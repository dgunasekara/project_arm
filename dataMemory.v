==> flow/design.v <==
module dataMemory;
wire [15:0]MEMDATA;
reg [15:0] ADDR,WRITEDATA;
reg CLOCK,CLEAR,MEMREAD,MEMWRITE;
Data_Memory damem(CLOCK,CLEAR,ADDR,WRITEDATA,MEMWRITE,MEMREAD,MEMDATA);
initial
begin
	CLOCK=0;CLEAR=0;MEMREAD=1'b1;MEMWRITE=1'b1; WRITEDATA=16'd256;ADDR=16'd10;
	#1$display("MEMDATA=%b, for CLOCK=%b,CLEAR=%b,MEMREAD=%b,MEMWRITE=%b, WRITEDATA=%b\n",MEMDATA,CLOCK,CLEAR,MEMREAD,MEMWRITE,WRITEDATA);
	CLOCK=0;CLEAR=1;MEMREAD=1'b1;MEMWRITE=1'b1; WRITEDATA=16'd256;
	#1$display("MEMDATA=%b, for CLOCK=%b,CLEAR=%b,MEMREAD=%b,MEMWRITE=%b, WRITEDATA=%b\n",MEMDATA,CLOCK,CLEAR,MEMREAD,MEMWRITE,WRITEDATA);
	CLOCK=1;CLEAR=0;MEMREAD=1'b1;MEMWRITE=1'b1; WRITEDATA=16'd256;
	#1$display("MEMDATA=%b, for CLOCK=%b,CLEAR=%b,MEMREAD=%b,MEMWRITE=%b, WRITEDATA=%b\n",MEMDATA,CLOCK,CLEAR,MEMREAD,MEMWRITE,WRITEDATA);
	CLOCK=1;CLEAR=1;MEMREAD=1'b1;MEMWRITE=1'b1; WRITEDATA=16'd256;
	#1$display("MEMDATA=%b, for CLOCK=%b,CLEAR=%b,MEMREAD=%b,MEMWRITE=%b, WRITEDATA=%b\n",MEMDATA,CLOCK,CLEAR,MEMREAD,MEMWRITE,WRITEDATA);
end
endmodule	
module Data_Memory(Clock,Clear,Addr,WriteData,MemWrite,MemRead,MemData);
output[15:0]MemData;
input[15:0]Addr,WriteData;
input MemRead,MemWrite,Clock,Clear;
reg [15:0]memData;
reg [15:0]mem [0:8];
integer x;
always@(posedge Clock)
begin
if(Clear==0)
begin
	if(MemWrite==1'b1)
			begin
			mem[Addr]<=WriteData;
			end
	if(MemRead==1'b1)
			begin
			memData<=mem[Addr];
			end
		else
			begin 
			memData<=0;
			end
end
end
assign MemData=memData;
initial 
begin		 
for(x=0; x<8;x=x+1)
begin
mem[x]=x;
end
end
endmodule
Tool chain data of Data_Memory --
The steps from the RTL of Data_Memory to its reports follow in flow order. Line numbers count from 1 in the design file above. Library cell names are shortened. A cell with -- has no value.
Set-up: top Data_Memory, clock input Clock, standard-cell library sky130hd, timing corner tt_025C_1v80

Word-level counts --
Yosys after proc, flatten, opt, wreduce and memory -nomap, before mapping. Enables and synchronous resets that opt folds into registers are not counted as muxes. Memory bits, and registers merged into a memory's read port (data or address), are not among the register bits. Print and check cells are not counted. Equal cells are merged and count once. Yosys's memory passes give these memory sizes; they may raise the number of words (mostly to a power of two), join words into wider ones and drop unused or constant bits.
Bit counts: output and inout bits 16, bits in read-only memories 0, clocked read ports x word width 16, latch bits 0, input port bits 36, register bits after elaboration 0, memory bits (writable) 144, memory cells 1, cells after elaboration 9
Memories:
- mem | words 9, width 16, read ports 1, write ports 1, RTL line 23 | reg [15:0]mem [0:8];
Cells by class: eq/ne operators 0, reductions and logical operators 2, multiplexer cells 6, order comparisons 0, add/subtract/negate cells 0, divide/modulo/power cells 0, shifts and indexed selects 0, bitwise gates (word level) 0, $mul 0
Operator list (number):
- two-way mux 16 bit | 2
- two-way mux 4 bit | 2
- logical NOT 1 bit | 2
- two-way mux 1 bit | 2

Logic depth --
Longest topological path by Yosys (ltp), each cell counted once; first at word level (registers and memories cut), then after technology mapping (sequential cells cut; the memories' decode and read muxes count).
Logic depth: depth in word-level cells 2, ABC_AREA 0, mapped depth 7

Synthesis result --
Source: synth_stat.txt of the flow (Yosys; design flattened, memories mapped). It holds for the ABC_AREA given above (unset counts as 0); a run with the other value may have another netlist.
Synthesis totals: mapped cells 346, mapped flip-flops 160, area of sequential cells 4804.6 um2, chip area (Yosys) 6282.3 um2, buffers 20
Cell types (number):
- edfxtp_1 | 160
- mux2i_1 | 64
- a22oi_2 | 13
- a22oi_1 | 19
- nor2_1 | 23
- a21oi_1 | 16
- o21ai_0 | 16
- buf_6 | 7
- buf_4 | 4
- buf_8 | 2
- buf_12 | 1
- buf_2 | 3
- nor2b_4 | 1
- nand2b_1 | 2
- nor2_4 | 1
- nor3_1 | 2
- nor4b_1 | 1
- clkbuf_1 | 2
Not listed: further types 7, cells in them 9.

Worst setup path after synthesis --
OpenSTA on the mapped netlist: ideal clock, no wires. The path of least setup slack (recovery checks aside). Input and output delay are each 20% of the period. Register names are those of the netlist, which keeps one name where synthesis merged equal registers.
Timing path post-synthesis: path kind input -> register, start point in Clear, end point mem mem[8][0], stages on the path 3, time at the first pin 0.654 ns, path delay 2.683 ns, clock period 3.27 ns, buffers on the path 0, slack -0.067 ns, data arrival time 2.901 ns, synthesis period reached 3.337 ns
"path delay" is the arrival time less input delay plus setup time. "stages on the path": output pins that drive a net of the path, with the launching flip-flop's if there is one; two outputs of one cell count as two. "synthesis period reached" is the clock period less the worst setup slack; recovery checks do not enter. This is arithmetic on one report: input and output delays are still those of the set period (20% each). The rows between start and end are the longest chain of elaborated cells between them; the timing report does not say that the signal goes this way. Where chains are equally long, one stands for them. A line is the first line of the expression or statement that the cell stems from. Yosys adds cells for indexed reads and writes and turns some case tables into memories. The path ends at the enable pin of a flip-flop; only ways to that pin are counted.
On the way, post-synthesis: cell sequence inv_1 nand2_1 nor4b_1, cells in the longest elaborated chain 1, elaborated cells between the ends (all ways) 2, source lines of those cells 1, classes of those cells mux (2)
Ends and longest elaborated chain, post-synthesis:
- start, declared | RTL line 21 | input MemRead,MemWrite,Clock,Clear;
- two-way mux 4 bit | RTL line 27 | if(Clear==0)
- end, declared | RTL line 23 | reg [15:0]mem [0:8];

Path in the finished layout --
Path of least setup slack in the final report of stored run 1 (OpenROAD, finished layout, wires in). Where an end is a register, its clock arrival counts in the times.
Timing path post-layout: path kind input -> register, start point in Clear, end point mem mem[2][10], clock period 3.68 ns, stages on the path 7, slack 1.34 ns, time at the first pin 0.74 ns, data arrival time 2.43 ns, buffers on the path 3
The rows between start and end are the longest chain of elaborated cells between them; the timing report does not say that the signal goes this way. Where chains are equally long, one stands for them. The path ends at the enable pin of a flip-flop; only ways to that pin are counted.
On the way, post-layout: cell sequence clkdlybuf4s50_1 inv_1 buf_4 nand2_1 or3_1 nor2_1 buf_4, cells in the longest elaborated chain 1, elaborated cells between the ends (all ways) 2, source lines of those cells 1, classes of those cells mux (2)
Ends and longest elaborated chain, post-layout:
- start, declared | RTL line 21 | input MemRead,MemWrite,Clock,Clear;
- two-way mux 4 bit | RTL line 27 | if(Clear==0)
- end, declared | RTL line 23 | reg [15:0]mem [0:8];

Wiki page: Data_Memory / flow data

Module Data_Memory, platform sky130hd: 2 stored runs of the flow (Yosys, OpenROAD) with differing settings, in no particular order. Input and output delays are each 20% of the period that was set; the output load is 0.01 pF.
"achieved period": clock period set for the run, less the worst setup slack. It is reckoned from that one timing run; input and output delays stay at 20% of the period that was set.
"critical setup path time": the worst setup path's part of the clock period (all of it between registers, 20% less for each end at a port) less its slack. A launch clock that arrives late makes it longer, a capture clock that arrives late makes it shorter.
By "power" is meant OpenSTA's value without simulated activity: inputs other than the clock are taken to toggle once in ten clock periods, and the tool carries that through the logic.

* Stored run 1 | settings: period_ns 3.68; SETUP_SLACK_MARGIN 0.22; CAP_MARGIN 20; CORE_MARGIN 2; CORE_UTILIZATION 40; SLEW_MARGIN 20 | results: netlist area reported by Yosys 6282.3 um2; overall die area 16723.7 um2; standard-cell area after routing 7499.7 um2; final utilization 49.2 %; worst slack on setup checks 1.341 ns; setup TNS 0.000 ns; post-route worst hold slack 0.581 ns; power 0.003945 W; achieved period 2.339 ns; critical setup path time 1.60 ns; class of the worst setup path input -> register
* Stored run 2 | settings: period_ns 4.34; CORE_UTILIZATION 68; SETUP_SLACK_MARGIN 0.65; PLACE_DENSITY_LB_ADDON 0.06; CELL_PAD_IN_SITES_DETAIL_PLACEMENT 1; CAP_MARGIN 20; CORE_MARGIN 2; SLEW_MARGIN 20 | no results, clock tree synthesis failed with DPL-0033
